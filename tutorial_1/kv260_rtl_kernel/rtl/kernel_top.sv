==> flow/design.v <==
module kernel_top #(
  parameter integer C_S_AXI_CONTROL_ADDR_WIDTH = 12 ,
  parameter integer C_S_AXI_CONTROL_DATA_WIDTH = 32 
)(
    input  logic                                    ap_clk,
    input  logic                                    ap_rst_n,
    output logic                                    interrupt,
    input  logic                                    s_axi_control_awvalid,
    output logic                                    s_axi_control_awready,
    input  logic [C_S_AXI_CONTROL_ADDR_WIDTH-1:0]   s_axi_control_awaddr ,
    input  logic                                    s_axi_control_wvalid ,
    output logic                                    s_axi_control_wready ,
    input  logic [C_S_AXI_CONTROL_DATA_WIDTH-1:0]   s_axi_control_wdata  ,
    input  logic [C_S_AXI_CONTROL_DATA_WIDTH/8-1:0] s_axi_control_wstrb  ,
    input  logic                                    s_axi_control_arvalid,
    output logic                                    s_axi_control_arready,
    input  logic [C_S_AXI_CONTROL_ADDR_WIDTH-1:0]   s_axi_control_araddr ,
    output logic                                    s_axi_control_rvalid ,
    input  logic                                    s_axi_control_rready ,
    output logic [C_S_AXI_CONTROL_DATA_WIDTH-1:0]   s_axi_control_rdata  ,
    output logic [2-1:0]                            s_axi_control_rresp  ,
    output logic                                    s_axi_control_bvalid ,
    input  logic                                    s_axi_control_bready ,
    output logic [2-1:0]                            s_axi_control_bresp  ,
    output logic [7:0]                              pmod
);
    localparam int COUNT_WIDTH = 32;
    logic [COUNT_WIDTH-1:0] counter_q;
    logic axi_read_active;
    logic valid_read_req;
    logic [31:0] read_data;
    always_ff @(posedge ap_clk or negedge ap_rst_n)
        if (!ap_rst_n) counter_q <= '0;
        else counter_q <= counter_q + COUNT_WIDTH'(1);
    assign pmod = counter_q[24+:8];
    assign valid_read_req = s_axi_control_arvalid && s_axi_control_arready;
    always_ff @(posedge ap_clk or negedge ap_rst_n) begin : axi_slave
        if (!ap_rst_n) begin
            axi_read_active       <= '0;
            s_axi_control_arready <= '1;
            read_data             <= '0;
            s_axi_control_bvalid  <= '0;
        end else begin
            case(axi_read_active)
                1'b0 : begin
                    s_axi_control_arready <= '1;
                    axi_read_active       <=  valid_read_req;
                    read_data             <=  |s_axi_control_araddr ? 32'hdeadbeef : 32'hb00bcafe;
                end
                1'b1 : begin
                    s_axi_control_arready <=  s_axi_control_rready;
                    axi_read_active       <= !s_axi_control_rready;
                end
            endcase
            s_axi_control_bvalid <= s_axi_control_wvalid;
        end
    end
    assign s_axi_control_bresp  = '0; 
    assign s_axi_control_rvalid = axi_read_active;
    assign s_axi_control_rdata  = read_data;
    assign s_axi_control_rresp  = '0;
    assign s_axi_control_awready = '1;
    assign s_axi_control_wready  = '1;
    assign interrupt = '0;
endmodule
## Reports on kernel_top

The steps from the RTL of kernel_top to its reports follow in flow order.
Line numbers count from 1 in the design file above.
Operators carry their Yosys type and port widths (W data, S select, Z words).
Cell names lack the library's common part.
Not given: --

- Top: kernel_top
- Clock input: ap_clk
- Standard-cell library: sky130hd
- Corner: tt_025C_1v80

## Word-level counts

Yosys after proc, flatten, opt, wreduce and memory -nomap, before mapping. Enables and synchronous resets that opt folds into registers are not counted as muxes. Memory bits, and registers merged into a memory's read port (data or address), are not among the register bits. Print and check cells are not counted. Equal cells are merged and count once.

- Register bits after elaboration: 67
- Bits of input ports: 67
- Output and inout bits: 50
- Elaborated cells: 13

- $add $sub $neg: 1
- Mux-type cells: 3
- Bitwise gates (word level): 1
- Reduce/logical cells: 3

Operators with widths:

| cell | count |
|---|---|
| $add A32 B1 Y32 const B | 1 |
| $mux W31 | 1 |
| $reduce_or A12 Y1 | 1 |
| $pmux W1 S2 | 2 |
| $logic_and A1 B1 Y1 | 1 |
| $not A1 Y1 | 1 |
| $logic_not A1 Y1 | 1 |

## Depth

Longest topological path by Yosys (ltp), each cell counted once; first at word level (registers and memories cut), then after technology mapping (sequential cells cut; the memories' decode and read muxes count).

- Word-level depth: 2
- ABC_AREA: 0
- Depth in mapped cells: 6
- Depth with buffers taken out: 5

## Mapped cells and area

Source: synth_stat.txt of the flow (Yosys; design flattened, memories mapped). It holds for the ABC_AREA given above (unset counts as 0); a run with the other value may have another netlist.
Totals and module areas in this step are rounded.

- Mapped cells: 196
- Mapped area: 2100 um^2
- Sequential area: 950 um^2
- Flip-flops: 38
- Buffers: 47

Cells by type:

| type | count | area in all (um^2) |
|---|---|---|
| dfrtp_1 | 37 | 925.888 |
| buf_4 | 44 | 330.317 |
| xor2_1 | 21 | 183.926 |
| xnor2_1 | 9 | 78.826 |
| nor4_4 | 3 | 63.811 |
| nand2_1 | 14 | 52.55 |
| nor3_1 | 10 | 50.048 |
| nand3_1 | 8 | 40.038 |
| nor4_1 | 6 | 37.536 |
| nand3_4 | 2 | 35.034 |
| nand4_1 | 5 | 31.28 |
| nor2_1 | 8 | 30.029 |
| and4_1 | 3 | 26.275 |
| dfstp_2 | 1 | 26.275 |
| buf_6 | 2 | 22.522 |
| inv_1 | 5 | 18.768 |
| and3_1 | 2 | 12.512 |
| and4bb_2 | 1 | 12.512 |

Not listed: further types 13, cells in them 15.

## Timing after synthesis

OpenSTA on the mapped netlist: ideal clock, no wires. The path of least setup slack (recovery checks aside). Input and output delay are each 20% of the period. Register names are those of the netlist, which keeps one name where synthesis merged equal registers.

- Path type: flip-flop to flip-flop
- Start point: register counter_q[0]
- End point: register counter_q[26]
- Period: 3.06 ns
- Library setup time: 0.079 ns
- Time at the first pin: 0.000 ns
- Arrival: 1.391 ns
- Data required time: 2.981 ns
- Path slack: 1.590 ns
- Delay of the path: 1.470 ns
- Stages: 7
- Buffers on the path: 1
- Period reached after synthesis: 1.47 ns

"delay of the path" is the arrival time less input delay plus setup time.
"stages": output pins that drive a net of the path, with the launching flip-flop's if there is one; two outputs of one cell count as two.
"period reached after synthesis" = period - worst setup slack (recovery checks aside). The figure is calculated, with input and output delays left at 20% of the set period.
Between the ends stands the longest chain of elaborated cells between them, by number of cells; it is not shown to be the way that was timed. Of several equally long chains one is given.
Each line given opens the expression or statement behind the cell; cells for indexed reads and writes are added by Yosys, which also makes memories of some case tables.

- Cell sequence: dfrtp_1 ha_1 nand3_1 or2_4 buf_6 nor4_1 xor2_1
- Length of the longest elaborated chain: 1
- Elaborated cells on any way between the ends: 1
- Source lines of those cells: 1
- Those cells by class: add/sub: 1

RTL lines, path after synthesis:

| what | RTL line | source |
|---|---|---|
| from (decl) | 28 | `logic [COUNT_WIDTH-1:0] counter_q;` |
| from (assign) | 33 | `if (!ap_rst_n) counter_q <= '0;` |
| from (assign) | 34 | `else counter_q <= counter_q + COUNT_WIDTH'(1);` |
| $add A32 B1 Y32 | 34 |  |
| to (assign) | 33 |  |
| to (assign) | 34 |  |
| to (decl) | 28 |  |

## Timing after layout

From the final timing report of record 1: the path of least setup slack in the routed layout; clock arrival at registers is part of the times.

- Path type: flip-flop to output port
- Start point: register (name not given)
- End point: output port s_axi_control_rdata[7]
- Period: 2.51 ns
- External output delay: 0.50 ns
- Time at the first pin: 0.28 ns
- Arrival: 1.43 ns
- Data required time: 2.01 ns
- Path slack: 0.58 ns
- Stages: 2
- Buffers on the path: 1

- Cell sequence: dfrtp_1 clkdlybuf4s50_1

RTL lines, path post-layout:

| what | RTL line | source |
|---|---|---|
| to (decl) | 20 | `output logic [C_S_AXI_CONTROL_DATA_WIDTH-1:0]   s_axi_control_rdata  ,` |

Chain of elaborated cells between the ends: none given.

Top module kernel_top; platform sky130hd; tools Yosys and OpenROAD; 2 stored runs in no particular order. Input and output delays are each 20% of the period that was set; the output load is 0.01 pF.
"allowed time less slack (worst setup path)": the worst setup path's part of the clock period (all of it between registers, 20% less for each end at a port) less its slack. A launch clock that arrives late makes it longer, a capture clock that arrives late makes it shorter.
Results are given in rounded form.

### Record 1

Settings: `period_ns=2.51`, `CAP_MARGIN=20`, `CORE_MARGIN=2`, `CORE_UTILIZATION=40`, `SLEW_MARGIN=20`

- Allowed time less slack (worst setup path): 1.43 ns
- Worst setup path kind: flip-flop to output port
- Total die area: 5800 um^2
- Post-synthesis cell area: 2100 um^2
- Worst setup slack after layout: 0.58 ns
- Utilization after routing: 0.49
- Setup total negative slack: 0.000 ns

### Record 2

Settings: `period_ns=2.87`, `CORE_UTILIZATION=64`, `SETUP_SLACK_MARGIN=-0.23`, `PLACE_DENSITY=0.8`, `CELL_PAD_IN_SITES_DETAIL_PLACEMENT=2`, `CTS_CLUSTER_SIZE=49`, `CTS_CLUSTER_DIAMETER=162`, `MIN_ROUTING_LAYER=met1`, `CAP_MARGIN=20`, `CORE_MARGIN=2`, `SLEW_MARGIN=20`

Did not finish, placement stopped with DPL-0033.
